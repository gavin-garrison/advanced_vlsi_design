==> flow/design.v <==
`timescale 1ns/1ps
module granular_phase_detector(
    input clk,
    input reset,
    input d_in,
    input recovered_clk,
    output reg signed [3:0] phase_error   
);
    reg d_in_sync0, d_in_sync1;
    reg rec_clk_sync0, rec_clk_sync1;
    always @(posedge clk or posedge reset) begin
        if (reset) begin
            d_in_sync0 <= 0;
            d_in_sync1 <= 0;
            rec_clk_sync0 <= 0;
            rec_clk_sync1 <= 0;
        end else begin
            d_in_sync0 <= d_in;
            d_in_sync1 <= d_in_sync0;
            rec_clk_sync0 <= recovered_clk;
            rec_clk_sync1 <= rec_clk_sync0;
        end
    end
    reg [7:0] cnt;
    always @(posedge clk or posedge reset) begin
        if (reset)
            cnt <= 0;
        else
            cnt <= cnt + 1;
    end
    reg d_in_prev;
    reg [7:0] d_in_time;
    always @(posedge clk or posedge reset) begin
        if (reset) begin
            d_in_prev <= 0;
            d_in_time <= 0;
        end else begin
            d_in_prev <= d_in_sync1;
            if (d_in_sync1 && !d_in_prev)
                d_in_time <= cnt;
        end
    end
    reg rec_clk_prev;
    reg [7:0] delta;
    always @(posedge clk or posedge reset) begin
        if (reset) begin
            rec_clk_prev <= 0;
            delta <= 0;
        end else begin
            rec_clk_prev <= rec_clk_sync1;
            if (rec_clk_sync1 && !rec_clk_prev)
                delta <= cnt - d_in_time;
        end
    end
    parameter [7:0] EXPECTED_DELAY = 8'd5;
    always @(posedge clk or posedge reset) begin
        if (reset)
            phase_error <= 4'sd0;
        else if (rec_clk_sync1 && !rec_clk_prev)
            phase_error <= $signed({1'b0, delta}) - $signed({1'b0, EXPECTED_DELAY});
    end
endmodule
`timescale 1ns/1ps
module loop_filter_static(
    input clk,
    input reset,
    input signed [7:0] phase_error,   
    output reg [15:0] control_word    
);
    reg signed [15:0] integrator;
    always @(posedge clk or posedge reset) begin
        if (reset) begin
            integrator   <= 16'sd0;
            control_word <= 16'd1000;  
        end else begin
            if (phase_error < 0)
                integrator <= integrator + 1;
            else if (phase_error > 0)
                integrator <= integrator - 1;
            control_word <= 16'd1000 + integrator;
        end
    end
endmodule
`timescale 1ns/1ps
module nco(
    input clk,
    input reset,
    input [15:0] freq_control,
    output reg out_clk
);
    reg [15:0] phase_accum;
    always @(posedge clk or posedge reset) begin
        if (reset) begin
            phase_accum <= 16'd0;
            out_clk     <= 1'b0;
        end else begin
            phase_accum <= phase_accum + freq_control;
            out_clk <= phase_accum[15];
        end
    end
endmodule
`timescale 1ns/1ps
module top_cdr_baseline(
    input clk,
    input reset,
    input data_in,
    output recovered_clk,
    output signed [7:0] phase_error_out   
);
   wire signed [3:0] phase_error_4bit;
   wire signed [7:0] phase_error_8bit;
   wire [15:0] control_word;
   wire internal_recovered_clk;
   granular_phase_detector gpd (
       .clk(clk),
       .reset(reset),
       .d_in(data_in),
       .recovered_clk(internal_recovered_clk),
       .phase_error(phase_error_4bit)
   );
   assign phase_error_8bit = {{4{phase_error_4bit[3]}}, phase_error_4bit};
   assign phase_error_out = phase_error_8bit;
   loop_filter_static lf (
       .clk(clk),
       .reset(reset),
       .phase_error(phase_error_8bit),
       .control_word(control_word)
   );
   nco nco_inst (
       .clk(clk),
       .reset(reset),
       .freq_control(control_word),
       .out_clk(internal_recovered_clk)
   );
   assign recovered_clk = internal_recovered_clk;
endmodule
# [From RTL to reports: top_cdr_baseline]
# The steps from the RTL of top_cdr_baseline to its reports follow in flow order.
# Line numbers count from 1 in the design file above.
# The mark n/a stands for no value.
[setup] design="top_cdr_baseline" clk_port="clk" lib="sky130hd" corner="tt_025C_1v80"

# [Word-level counts]
# Source: Yosys, flattened and elaborated, memories not mapped. Widths are those after wreduce. Registers that Yosys merges into a memory's read port (data or address) are not register bits. Print and check cells do not count. Equal cells are merged and count once.
[word_totals] reg_bits=75 input_bits=3 wordCells=30
[classes] add_sub_neg=7 n_cmp=2 muxes=2 reduce_and_logical=5
[ops] op="16-bit two-way mux" count=2
[ops] op="10-bit by 16-bit adder with 16-bit output (first input constant)" count=1
[ops] op="16-bit adder" count=1
[ops] op="16-bit by 2-bit adder with 16-bit output (second input constant)" count=1
[ops] op="16-bit by 2-bit subtractor with 16-bit output (second input constant)" count=1
[ops] op="8-bit by 1-bit adder with 8-bit output (second input constant)" count=1
[ops] op="4-bit by 1-bit greater-than comparator with 1-bit output (second input constant)" count=1
[ops] op="4-bit by 1-bit less-than comparator with 1-bit output (second input constant)" count=1
[ops] op="4-bit by 3-bit subtractor with 4-bit output (second input constant)" count=1
[ops] op="4-bit subtractor" count=1
[ops] op="1-bit logical AND" count=2
[ops] op="1-bit zero test" count=2
[ops] op="2-bit nonzero test" count=1

# [Logic depth]
# Depth = most cells in a row (Yosys ltp): at word level without a register or memory, in the mapped netlist without a sequential cell, where the memories' decode and read muxes count.
[logic_depth] ltp_word=3 ABC_AREA=0 depth_mapped=9

# [Mapped cells and area]
# The flow's flattened synthesis, as Yosys stat reports it; memories are mapped. The netlist is that of the ABC_AREA named above (0 if unset); the other value can give another one.
[synth_totals] cell_count=361 yosys_area_um2=3856.2 sequential_area_um2=1784.2 ff_cells=71
[types] type="sky130_fd_sc_hd__dfrtp_1" count=65
[types] type="sky130_fd_sc_hd__ha_1" count=35
[types] type="sky130_fd_sc_hd__xnor2_1" count=25
[types] type="sky130_fd_sc_hd__dfstp_2" count=6
[types] type="sky130_fd_sc_hd__xor2_1" count=17
[types] type="sky130_fd_sc_hd__a21oi_1" count=27
[types] type="sky130_fd_sc_hd__o21ai_0" count=27
[types] type="sky130_fd_sc_hd__nand2_1" count=27
[types] type="sky130_fd_sc_hd__a21o_1" count=10
[types] type="sky130_fd_sc_hd__inv_1" count=20
[types] type="sky130_fd_sc_hd__fa_1" count=3
[types] type="sky130_fd_sc_hd__nor2_1" count=15
[types] type="sky130_fd_sc_hd__nand3_1" count=9
[types] type="sky130_fd_sc_hd__mux2_2" count=3
[types] type="sky130_fd_sc_hd__a211oi_1" count=4
[types] type="sky130_fd_sc_hd__buf_4" count=4
[types] type="sky130_fd_sc_hd__o211ai_1" count=4
[types] type="sky130_fd_sc_hd__a221oi_4" count=1
# Other cell types: 32; their cells: 59.
# The figures by module come from a second, unflattened synthesis with its own total; it is not the netlist above.
[unflattened] hier_cells=407 area_unflattened_um2=4176.5
# Rows give one instance, submodules left out.
[by_module] mod="loop_filter_static" n_inst=1 cells=205 mod_area_um2=1969.4
[by_module] mod="nco" n_inst=1 cells=125 mod_area_um2=1282.5
[by_module] mod="granular_phase_detector" n_inst=1 cells=73 mod_area_um2=894.6
[by_module] mod="top_cdr_baseline" n_inst=1 cells=4 mod_area_um2=30.0

# [Path before layout]
# Source: OpenSTA report_checks on the synthesized netlist (no wires, ideal clock, input and output delay 20% of the period each), path of least setup slack; recovery checks are left aside. Register names are those of the netlist, which keeps one name where synthesis merged equal registers.
[synth_path] kind="register to register" start="reg gpd.phase_error[3]" end="reg lf.integrator[12]" period_ns=5.15 launch_ns=0.000 arrival_ns=2.520 t_required_ns=5.029 slack_ns=2.509 path_delay_ns=2.641 stages=9 n_path_buf=0 period_less_setup_slack_ns=2.641
# "path_delay_ns" is the arrival time less input delay plus setup time.
# "stages" counts driving pins, that of a launching flip-flop among them; a cell with two outputs on the path counts twice.
# "period_less_setup_slack_ns" is the clock period less the worst setup slack; recovery checks do not enter. This is arithmetic on one report: input and output delays are still those of the set period (20% each).
# Between the ends stands the longest chain of elaborated cells between them, by number of cells; it is not shown to be the way that was timed. Of several equally long chains one is given.
# A line is the first line of the expression or statement that the cell stems from. Yosys adds cells for indexed reads and writes and turns some case tables into memories.
# At most two assigning lines are given for a register; there are more.
[synth_between] cell_sequence="sky130_fd_sc_hd__dfrtp_1 > sky130_fd_sc_hd__inv_1 > sky130_fd_sc_hd__ha_1 > sky130_fd_sc_hd__nor2b_4 > sky130_fd_sc_hd__o31a_1 > sky130_fd_sc_hd__o31a_4 > sky130_fd_sc_hd__a221oi_4 > sky130_fd_sc_hd__a21boi_1 > sky130_fd_sc_hd__nor3_2" elab_chain_len=3 cells_between=5 cone_lines=2
[synth_rtl] element="from (decl)" line=7 rtl="output reg signed [3:0] phase_error"
[synth_rtl] element="from (assign)" line=58 rtl="phase_error <= 4'sd0;"
[synth_rtl] element="from (assign)" line=60 rtl="phase_error <= $signed({1'b0, delta}) - $signed({1'b0, EXPECTED_DELAY});"
[synth_rtl] element="4-bit by 1-bit greater-than comparator with 1-bit output" line=78 rtl="else if (phase_error > 0)"
[synth_rtl] element="16-bit two-way mux" line=78
[synth_rtl] element="16-bit two-way mux" line=76 rtl="if (phase_error < 0)"
[synth_rtl] element="to (assign)" line=77 rtl="integrator <= integrator + 1;"
[synth_rtl] element="to (assign)" line=79 rtl="integrator <= integrator - 1;"
[synth_rtl] element="to (decl)" line=70 rtl="reg signed [15:0] integrator;"

# [Timing after layout]
# From the final timing report of job 1: the path of least setup slack in the routed layout; clock arrival at registers is part of the times.
[layout_path] kind="register to register" start="reg gpd.phase_error[3]" end="reg lf.integrator[10]" period_ns=1.83 launch_ns=0.33 arrival_ns=2.60 t_required_ns=2.05 slack_ns=-0.55 stages=10 n_path_buf=1
# Between the ends stands the longest chain of elaborated cells between them, by number of cells; it is not shown to be the way that was timed. Of several equally long chains one is given.
# At most two assigning lines are given for a register; there are more.
[layout_between] cell_sequence="sky130_fd_sc_hd__dfrtp_2 > sky130_fd_sc_hd__clkinvlp_4 > sky130_fd_sc_hd__buf_6 > sky130_fd_sc_hd__ha_4 > sky130_fd_sc_hd__nor2b_4 > sky130_fd_sc_hd__o31a_1 > sky130_fd_sc_hd__o31a_4 > sky130_fd_sc_hd__a221oi_4 > sky130_fd_sc_hd__xor2_1 > sky130_fd_sc_hd__a21oi_1" elab_chain_len=3 cells_between=5 cone_lines=2
[layout_rtl] element="from (decl)" line=7 rtl="output reg signed [3:0] phase_error"
[layout_rtl] element="from (assign)" line=58 rtl="phase_error <= 4'sd0;"
[layout_rtl] element="from (assign)" line=60 rtl="phase_error <= $signed({1'b0, delta}) - $signed({1'b0, EXPECTED_DELAY});"
[layout_rtl] element="4-bit by 1-bit greater-than comparator with 1-bit output" line=78 rtl="else if (phase_error > 0)"
[layout_rtl] element="16-bit two-way mux" line=78
[layout_rtl] element="16-bit two-way mux" line=76 rtl="if (phase_error < 0)"
[layout_rtl] element="to (assign)" line=77 rtl="integrator <= integrator + 1;"
[layout_rtl] element="to (assign)" line=79 rtl="integrator <= integrator - 1;"
[layout_rtl] element="to (decl)" line=70 rtl="reg signed [15:0] integrator;"

# Top module top_cdr_baseline; platform sky130hd; tools Yosys and OpenROAD; 2 stored runs in no particular order. Input and output delays are each 20% of the period that was set; the output load is 0.01 pF.
# "period_reached_ns": clock period set for the run, less the worst setup slack. It is reckoned from that one timing run; input and output delays stay at 20% of the period that was set.
# "timing.worst_path_ns" means the part of the period allowed to the worst setup path (the constraints hold back 20% at inputs and 20% at outputs) less its slack; where the path has registers, the arrival times of their clocks count too.
# "power_uw": no workload was simulated; the value follows from the tool's default switching activity.
run="job 1" settings period_ns=1.83 CORE_UTILIZATION=32 PLACE_DENSITY=0.46 CORE_MARGIN=9 GPL_TIMING_DRIVEN=0 CTS_CLUSTER_DIAMETER=358 MAX_ROUTING_LAYER="met5" CAP_MARGIN=20 SLEW_MARGIN=20
run="job 1" results synthArea_um2=3856.2 setup_worst_slack_ns=-0.553 timing.worst_path_ns=2.38 critical_path_kind="register to register" period_reached_ns=2.383 die_area_um2=16326.5 cell_area_final_um2=5201.2 final_hold_ws_ns=0.348 power_uw=3579
run="job 2" settings period_ns=2.25 CORE_UTILIZATION=72 PLACE_DENSITY=0.75 CELL_PAD_IN_SITES_DETAIL_PLACEMENT=0 ABC_AREA=0 CTS_CLUSTER_DIAMETER=85 CAP_MARGIN=40 SLEW_MARGIN=0 CORE_MARGIN=2
run="job 2" results timing.worst_path_ns=2.42 critical_path_kind="register to register" final_hold_ws_ns=0.360 setup_worst_slack_ns=-0.173 cell_area_final_um2=4719.5 power_uw=2657 period_reached_ns=2.423 synthArea_um2=3856.2 die_area_um2=5957.5
